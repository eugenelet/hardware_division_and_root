==> flow/design.v <==
module CORE(
  clk,
  rst_n,
  in_valid,
  in_mode,
  in_data_1,
  in_data_2,
  out_valid,
  out_data
);
input               clk;
input               rst_n;
input               in_valid;
input               in_mode; 
input       [9:0]   in_data_1;
input       [2:0]   in_data_2;
output reg          out_valid;
output reg  [19:0]  out_data;
wire        [19:0]  out_div;
wire        [19:0]  out_root;
wire                out_valid_div;
wire                out_valid_root;
Division div(
    .clk         (clk),
    .rst_n       (rst_n),
    .in_valid    (in_valid),
    .in_data_1   (in_data_1),
    .in_data_2   (in_data_2),
    .out_valid   (out_valid_div),
    .out_data    (out_div)
);
Root rt(
    .clk         (clk),
    .rst_n       (rst_n),
    .in_valid    (in_valid),
    .in_data_1   (in_data_1),
    .in_data_2   (in_data_2),
    .out_valid   (out_valid_root),
    .out_data    (out_root)
);
always @(posedge clk) begin
    if (!rst_n) begin
        out_valid <= 1'b0;
    end
    else if (out_valid_div && !in_mode) begin
        out_valid <= out_valid_div;
    end
    else if(out_valid_root && in_mode) begin
        out_valid <= out_valid_root;
    end
    else begin
        out_valid <= 1'b0;
    end
end
always @(posedge clk) begin
    if (!rst_n) begin
        out_data <= 'd0;        
    end
    else if (out_valid_div && !in_mode) begin
        out_data <= out_div;
    end
    else if(out_valid_root && in_mode) begin
        out_data <= out_root;
    end
end
endmodule 
module Division(
    clk,
    rst_n,
    in_valid,
    in_data_1,
    in_data_2,
    out_valid,
    out_data
);
parameter	ST_INIT		= 'd0;
parameter	ST_STORE	= 'd1;
parameter	ST_DIVIDE 	= 'd2;
parameter	ST_OUTPUT 	= 'd3;
parameter	BASE = 20'h80000;  
input				clk;
input				rst_n;
input				in_valid;
input		[9:0]	in_data_1;
input		[2:0]	in_data_2;
output reg			out_valid;
output reg	[19:0]	out_data;
reg			[1:0]	current_state;
reg			[1:0]	next_state;
reg			[21:0]	dividend;
always @(posedge clk) begin
	if (!rst_n) begin
		dividend <= 'd0;		
	end
	else if (current_state == ST_STORE) begin
		dividend <= {1'b0, in_data_1, {10'b0}};
	end
	else if (current_state == ST_INIT) begin
		dividend <= 'd0;
	end
end
reg			[19:0]	current_base;
always @(posedge clk) begin
	if (!rst_n) begin
		current_base <= BASE;
	end
	else if (current_state == ST_DIVIDE) begin
		current_base <= current_base >> 1'b1;
	end
	else if (current_state == ST_INIT) begin
		current_base <= BASE;
	end
end
wire		[21:0]	guess_result = (out_data | current_base) * in_data_2;
always @(posedge clk) begin
	if (!rst_n) begin
		out_data <= 'd0;		
	end
	else if(current_state==ST_DIVIDE && (guess_result<dividend || guess_result==dividend) ) begin  
			out_data <= out_data | current_base;
	end
	else if (current_state == ST_INIT) begin
		out_data <= 'd0;
	end
end
reg					terminate_flag;
always @(posedge clk) begin
	if (!rst_n) begin
		terminate_flag <= 1'b0;
	end
	else if ( current_state==ST_DIVIDE && (current_base=='d0 || guess_result == dividend)  ) begin 
		terminate_flag <= 1'b1;
	end
	else if (current_state == ST_INIT) begin
		terminate_flag <= 1'b0;
	end
end
always @(posedge clk) begin
	if (!rst_n) begin
		out_valid <= 1'b0;
	end
	else if (current_state == ST_OUTPUT) begin
		out_valid <= 1'b1;
	end
	else if (current_state == ST_INIT) begin 
		out_valid <= 1'b0;
	end
end
always @(posedge clk) begin
	if (!rst_n) begin
		current_state <= ST_INIT;
	end
	else begin
		current_state <= next_state;
	end
end
always @(*) begin
	if (!rst_n) begin
		next_state = 'd0;
	end
	else begin
		case(current_state)
			ST_INIT: begin
				if(in_valid) begin
					next_state = ST_STORE;
				end
				else begin
					next_state = ST_INIT;
				end
			end
			ST_STORE: begin
				if(!in_valid) begin
					next_state = ST_DIVIDE;
				end
				else begin
					next_state = ST_STORE; 
				end
			end
			ST_DIVIDE: begin
				if (terminate_flag) begin
					next_state = ST_OUTPUT;
				end
				else begin
					next_state = ST_DIVIDE;
				end
			end
			ST_OUTPUT: begin
				if (out_valid) begin
					next_state = ST_INIT;
				end
				else begin
					next_state = ST_OUTPUT;
				end
			end
		endcase	
	end
end
endmodule
module Root(
    clk,
    rst_n,
    in_valid,
    in_data_1,
    in_data_2,
    out_valid,
    out_data
);
parameter	ST_IDLE		= 'd0;
parameter	ST_COMPARE	= 'd1; 
parameter	ST_POW		= 'd2;
parameter	ST_OUTPUT 	= 'd3;
parameter	BASE = 20'h04000;  
input				clk;
input				rst_n;
input				in_valid;
input		[9:0]	in_data_1;
input		[2:0]	in_data_2;
output reg			out_valid;
output reg	[19:0]	out_data;
reg			[1:0]	current_state;
reg			[1:0]	next_state;
reg			[19:0]	current_base;
wire		[19:0]	extended_in = {in_data_1, {10'b0}}; 
reg		[2:0]	pow_count; 
always @(posedge clk) begin
	if (!rst_n) begin
		pow_count <= 'd0;		
	end
	else if (current_state == ST_POW) begin
		pow_count <= pow_count + 1'b1;
	end
	else begin
		pow_count <= 'd0;
	end
end
reg		[19:0]	current_guess;
reg		[19:0]	pow_result;
wire 	[39:0] 	extended_pow = pow_result * (current_guess); 
always @(posedge clk) begin
	if (!rst_n) begin
		pow_result <= 'd0;	 
	end
	else if (current_state==ST_POW && extended_pow>{ {10'b0}, extended_in, {10'b0} } && pow_count<(in_data_2-1)) begin
		pow_result <= 20'hfffff;
	end
	else if (current_state==ST_POW && pow_count<(in_data_2-1)) begin
		pow_result <= extended_pow >> 'd10;
	end
	else if (current_state==ST_COMPARE && pow_result<extended_in) begin
		pow_result <= current_guess | current_base;
	end
	else if (current_state==ST_COMPARE) begin
		pow_result <= out_data | current_base;
	end
end
reg			  compute_done;
always @(posedge clk) begin
	if (!rst_n) begin
		compute_done <= 1'b0;		
	end
	else if (current_state==ST_POW && ((pow_count + 1)==in_data_2 || extended_pow>{ {10'b0}, extended_in, {10'b0} }) ) begin
		compute_done <= 1'b1;
	end
	else begin
		compute_done <= 1'b0;
	end
end
always @(posedge clk) begin
	if (!rst_n) begin
		out_data <= 'd0;		
	end
	else if (current_state==ST_COMPARE && in_data_2=='d1) begin
		out_data <= extended_in;
	end
	else if (current_state==ST_COMPARE && (pow_result<extended_in || pow_result==extended_in) ) begin
		out_data <= current_guess;
	end
	else if (current_state == ST_IDLE) begin
		out_data <= 'd0;
	end
end
always @(posedge clk) begin
	if (!rst_n) begin
		current_guess <= 'd0;
	end
	else if (current_state==ST_COMPARE && pow_result<extended_in) begin
		current_guess <= current_guess | current_base;
	end
	else if (current_state==ST_COMPARE) begin
		current_guess <= out_data | current_base;
	end
	else if (current_state == ST_IDLE) begin
		current_guess <= 'd0;
	end
end
always @(posedge clk) begin
	if (!rst_n) begin
		current_base <= 'h04000;
	end
	else if (current_state == ST_COMPARE) begin
		current_base <= current_base >> 1;
	end
	else if (current_state == ST_OUTPUT) begin
		current_base <= 'hFFFFF; 
	end
	else if (current_state == ST_IDLE) begin
		current_base <= 'h04000;
	end
end
reg					terminate_flag;
always @(posedge clk) begin
	if (!rst_n) begin
		terminate_flag <= 1'b0;
	end
	else if (current_state==ST_COMPARE && (current_base==20'd0 || pow_result==extended_in || in_data_2==3'd1) ) begin 
		terminate_flag <= 1'b1;
	end
	else if (current_state == ST_IDLE) begin
		terminate_flag <= 1'b0;
	end
end
always @(posedge clk) begin
	if (!rst_n) begin
		out_valid <= 1'b0;
	end
	else if (current_state == ST_OUTPUT) begin
		out_valid <= 1'b1;
	end
	else begin
		out_valid <= 1'b0;
	end
end
always @(posedge clk) begin
	if (!rst_n) begin
		current_state <= ST_IDLE;
	end
	else begin
		current_state <= next_state;
	end
end
always @(*) begin
	if (!rst_n) begin
		next_state = 'd0;
	end
	else begin
		case(current_state)
			ST_IDLE: begin
				if(in_valid) begin
					next_state = ST_COMPARE;
				end
				else begin
					next_state = ST_IDLE;
				end
			end
			ST_COMPARE: begin
				if (terminate_flag) begin
					next_state = ST_OUTPUT;
				end
				else begin
					next_state = ST_POW;
				end
			end
			ST_POW: begin
				if (compute_done) begin
					next_state = ST_COMPARE;
				end
				else begin
					next_state = ST_POW;
				end
			end
			ST_OUTPUT: begin
				if (out_valid) begin
					next_state = ST_IDLE;
				end
				else begin
					next_state = ST_OUTPUT;
				end
			end
			default: next_state = ST_IDLE;
		endcase	
	end
end
endmodule
# Reports on CORE
# Tool output for the design above, in the order of the flow.
# Line numbers count from 1 in the design file above.
# Operators carry their Yosys type and port widths (W data, S select, Z words).
# Cell names lack the library's common part.
# Not given: n/a
# setup
top_module	CORE
clock_port	clk
library	sky130hd
lib_corner	tt_025C_1v80

# Elaborated design
# Source: Yosys, flattened and elaborated, memories not mapped. Widths are those after wreduce. Registers that Yosys merges into a memory's read port (data or address) are not register bits. Print and check cells do not count.
# word_totals
ff_bits	163
input_bits	17
out_inout_bits	21
elab_cells	117
# classes
addsub	3
mul	2
compare	4
n_eq	10
mux	38
bitwise	5
reduce_and_logical	37
# op_table
op	count
$mul A20 B20 Y40	1
$mux W20	20
$or A20 B20 Y20	4
$mul A22 B3 Y22	1
$logic_not A20 Y1	2
$gt A40 B30 Y1	1
$lt A3 B32 Y1	1
$eq A32 B3 Y1	1
$lt A22 B20 Y1	1
$eq A22 B20 Y1	1
$lt A20 B20 Y1	1
$eq A20 B20 Y1	1
$reduce_bool A2 Y1	8
$pmux W2 S4	2
$logic_and A1 B1 Y1	12
$mux W1	12
$reduce_bool A3 Y1	3
$eq A2 B2 Y1 const B	4
$mux W2	4
$logic_or A1 B1 Y1	6
$eq A2 B1 Y1 const B	2
$logic_not A2 Y1	2
$add A3 B1 Y4 const B	1
$sub A3 B1 Y4 const B	1
$reduce_bool A4 Y1	1
$add A3 B1 Y3 const B	1
$eq A3 B1 Y1 const B	1
$reduce_and A2 Y1	1
# Other operator kinds: 3; their cells: 3.

# Longest topological paths
# Longest topological path by Yosys (ltp), each cell counted once; first at word level (registers and memories cut), then after technology mapping (sequential cells cut; the memories' decode and read muxes count).
# depth
word_depth	6
ABC_AREA	0
ltp_mapped	36
mapped_depth_nobuf	33

# Synthesis result
# Source: synth_stat.txt of the flow (Yosys; design flattened, memories mapped). It holds for the ABC_AREA given above (unset counts as 0); a run with the other value may have another netlist.
# Totals and module areas in this step are rounded.
# synth_totals
mapped_cells	2860
area_mm2	0.02364
seqArea_mm2	0.003343
ffs	167
buf_cells	173
# by_type
cell	count	type_area_um2
fa_1	339	6.79E+03
dfxtp_1	167	3.34E+03
ha_1	207	2.59E+03
inv_1	467	1.75E+03
and2_1	203	1.27E+03
nand2_1	320	1.2E+03
a21oi_1	191	955.917
o21ai_0	131	655.629
clkbuf_1	153	574.301
nor2_1	128	480.461
a21o_1	42	315.302
a211oi_1	41	307.795
nor3_1	61	305.293
and3_1	46	287.776
mux2i_1	23	230.221
o21a_1	30	225.216
xnor2_1	25	218.96
o211ai_1	27	202.694
# Not listed: further types 64, cells in them 259.
# The figures by module come from a second, unflattened synthesis with its own total; it is not the netlist above.
# unflattened
hier_cells	2806
area_unflattened_mm2	0.02344
# Rows give one instance, submodules left out.
# modules
mod	instances	cells	mod_area_mm2	seq_area_mm2
Root	1	2205	0.01858	0.001802
Division	1	487	0.003994	0.001121
CORE	1	114	0.0008696	0.0004204

# Worst setup path after synthesis
# OpenSTA on the mapped netlist: ideal clock, no wires. The path of least setup slack (recovery checks aside). Input and output delay are each 20% of the period. Register names are those of the netlist, which keeps one name where synthesis merged equal registers.
# synth_path
kind	register -> register
start	register rt.pow_result[13]
end	register rt.pow_result[10]
tclk_ns	9.9
setup_time_ns	0.137
t_first_pin_ns	0.000
t_arrival_ns	7.935
required_ns	9.763
slack_ns	1.828
path_delay_ns	8.072
stages	34
path_buffers	3
synth_period_reached_ns	8.072
# "path_delay_ns" = arrival - input delay + setup time.
# "stages": output pins that drive a net of the path, with the launching flip-flop's if there is one; two outputs of one cell count as two.
# "synth_period_reached_ns" = period - worst setup slack (recovery checks aside). The figure is calculated, with input and output delays left at 20% of the set period.
# Between the ends stands the longest chain of elaborated cells between them, by number of cells; it is not shown to be the way that was timed. Of several equally long chains one is given.
# A line is the first line of the expression or statement that the cell stems from. Yosys adds cells for indexed reads and writes and turns some case tables into memories.
# At most two assigning lines are given for a register; there are more.
# synth_via
path_cell_list	dfxtp_1 clkbuf_1 and2_1 fa_1 fa_1 inv_1 fa_1 inv_1 fa_1 fa_1 fa_1 inv_1 fa_1 inv_1 ha_1 buf_2 a21o_1 a31o_2 a211oi_1 nand2_1 a21oi_1 o21ai_0 xor2_1 ha_1 nand4b_1 a221oi_1 o311ai_0 nor4_1 o2111ai_1 nor4_1 a31oi_1 and4bb_4 buf_6 a41oi_1
elab_chain_cells	5
cone_cells	10
classes_between	mul (1); compare (2); mux (3); reduce/logical (4)
# synth_rtl
element	line	text
from (decl)	237	reg [19:0] pow_result;
from (assign)	247	pow_result <= extended_pow >> 'd10;
from (assign)	250	pow_result <= current_guess | current_base;
$mul A20 B20 Y40	238	wire [39:0] extended_pow = pow_result * (current_guess);
$gt A40 B30 Y1	243	else if (current_state==ST_POW && extended_pow>{ {10'b0}, extended_in, {10'b0} } && pow_count<(in_data_2-1)) b ...
$logic_and A1 B1 Y1 x2	243
$mux W20	243
to (assign)	247
to (assign)	250
to (decl)	237

# Worst path after layout
# From the final timing report of run 1: the path of least setup slack in the routed layout; clock arrival at registers is part of the times.
# layout_path
kind	register -> register
start	register rt.current_guess[7]
end	register rt.pow_result[4]
tclk_ns	10.4
setup_time_ns	0.11
t_first_pin_ns	0.44
t_arrival_ns	8.72
required_ns	10.71
slack_ns	1.99
stages	30
path_buffers	3
# Between the ends stands the longest chain of elaborated cells between them, by number of cells; it is not shown to be the way that was timed. Of several equally long chains one is given.
# At most two assigning lines are given for a register; there are more.
# layout_via
path_cell_list	dfxtp_4 buf_12 buf_4 and2_1 fa_1 fa_1 inv_1 fa_1 inv_1 fa_1 fa_1 fa_1 ha_1 ha_1 a211oi_1 o211ai_1 a21boi_1 o21ai_2 xor2_1 ha_1 nand4_1 nor2_4 o311ai_1 nor4_1 o2111ai_1 nor4_1 a31oi_1 buf_4 and4bb_4 a21oi_1
elab_chain_cells	5
cone_cells	7
classes_between	mul (1); compare (1); mux (2); reduce/logical (3)
# layout_rtl
element	line	text
from (decl)	236	reg [19:0] current_guess;
from (assign)	287	current_guess <= current_guess | current_base;
from (assign)	290	current_guess <= out_data | current_base;
$mul A20 B20 Y40	238	wire [39:0] extended_pow = pow_result * (current_guess);
$gt A40 B30 Y1	243	else if (current_state==ST_POW && extended_pow>{ {10'b0}, extended_in, {10'b0} } && pow_count<(in_data_2-1)) b ...
$logic_and A1 B1 Y1 x2	243
$mux W20	243
to (assign)	247	pow_result <= extended_pow >> 'd10;
to (assign)	250	pow_result <= current_guess | current_base;
to (decl)	237	reg [19:0] pow_result;

# Stored flow runs of CORE (2 of them; Yosys, OpenROAD, sky130hd). They differ in their settings and are not a sequence. Constraints: input delay and output delay 20% of the set period each, output load 0.01 pF.
# "timing.achieved_period_ns" = clock period - worst setup slack. The figure is calculated, with input and output delays left at 20% of the set period.
# "worstPathTime_ns" is the time allowed to the run's worst setup path (the clock period less input and output delay, where it has them) less its slack. Clock arrival times count: a late capture clock shortens it, a late launch clock lengthens it.
# "design_power_mw" rests on the timing tool's default activity at the inputs, not on a simulated workload.
# Measured values are rounded.
# A setting shown as n/a is not set for that run.
stored run	period_ns	CORE_UTILIZATION	SETUP_SLACK_MARGIN	CORE_ASPECT_RATIO	CELL_PAD_IN_SITES_GLOBAL_PLACEMENT	CELL_PAD_IN_SITES_DETAIL_PLACEMENT	ABC_AREA	GPL_TIMING_DRIVEN	CTS_CLUSTER_DIAMETER	SLEW_MARGIN	CAP_MARGIN	CORE_MARGIN	PLACE_DENSITY_LB_ADDON	TNS_END_PERCENT	GPL_ROUTABILITY_DRIVEN	CTS_CLUSTER_SIZE	MIN_ROUTING_LAYER	MAX_ROUTING_LAYER	synth_area_mm2	worst_hold_slack_ns	timing.achieved_period_ns	total_negative_slack_ns	worstSetupSlack_ns	worstPathTime_ns	path_kind	finalUtil_pct	cell_area_final_mm2	die_footprint_mm2	design_power_mw
run 1	10.4	43	2.89	1.03	1	1	0	1	133	25	20	2	n/a	n/a	n/a	n/a	n/a	n/a	0.02364	0.475	8.405	0.000	1.995	8.41	register -> register	50.2	0.02738	0.05687	1.782
run 2	8.23	22	1.22	n/a	n/a	2	n/a	n/a	n/a	20	5	2	0.24	100	1	77	met2	met4	0.02364	0.479	8.542	-5.361	-0.312	8.54	register -> register	26.8	0.02857	0.1101	2.317
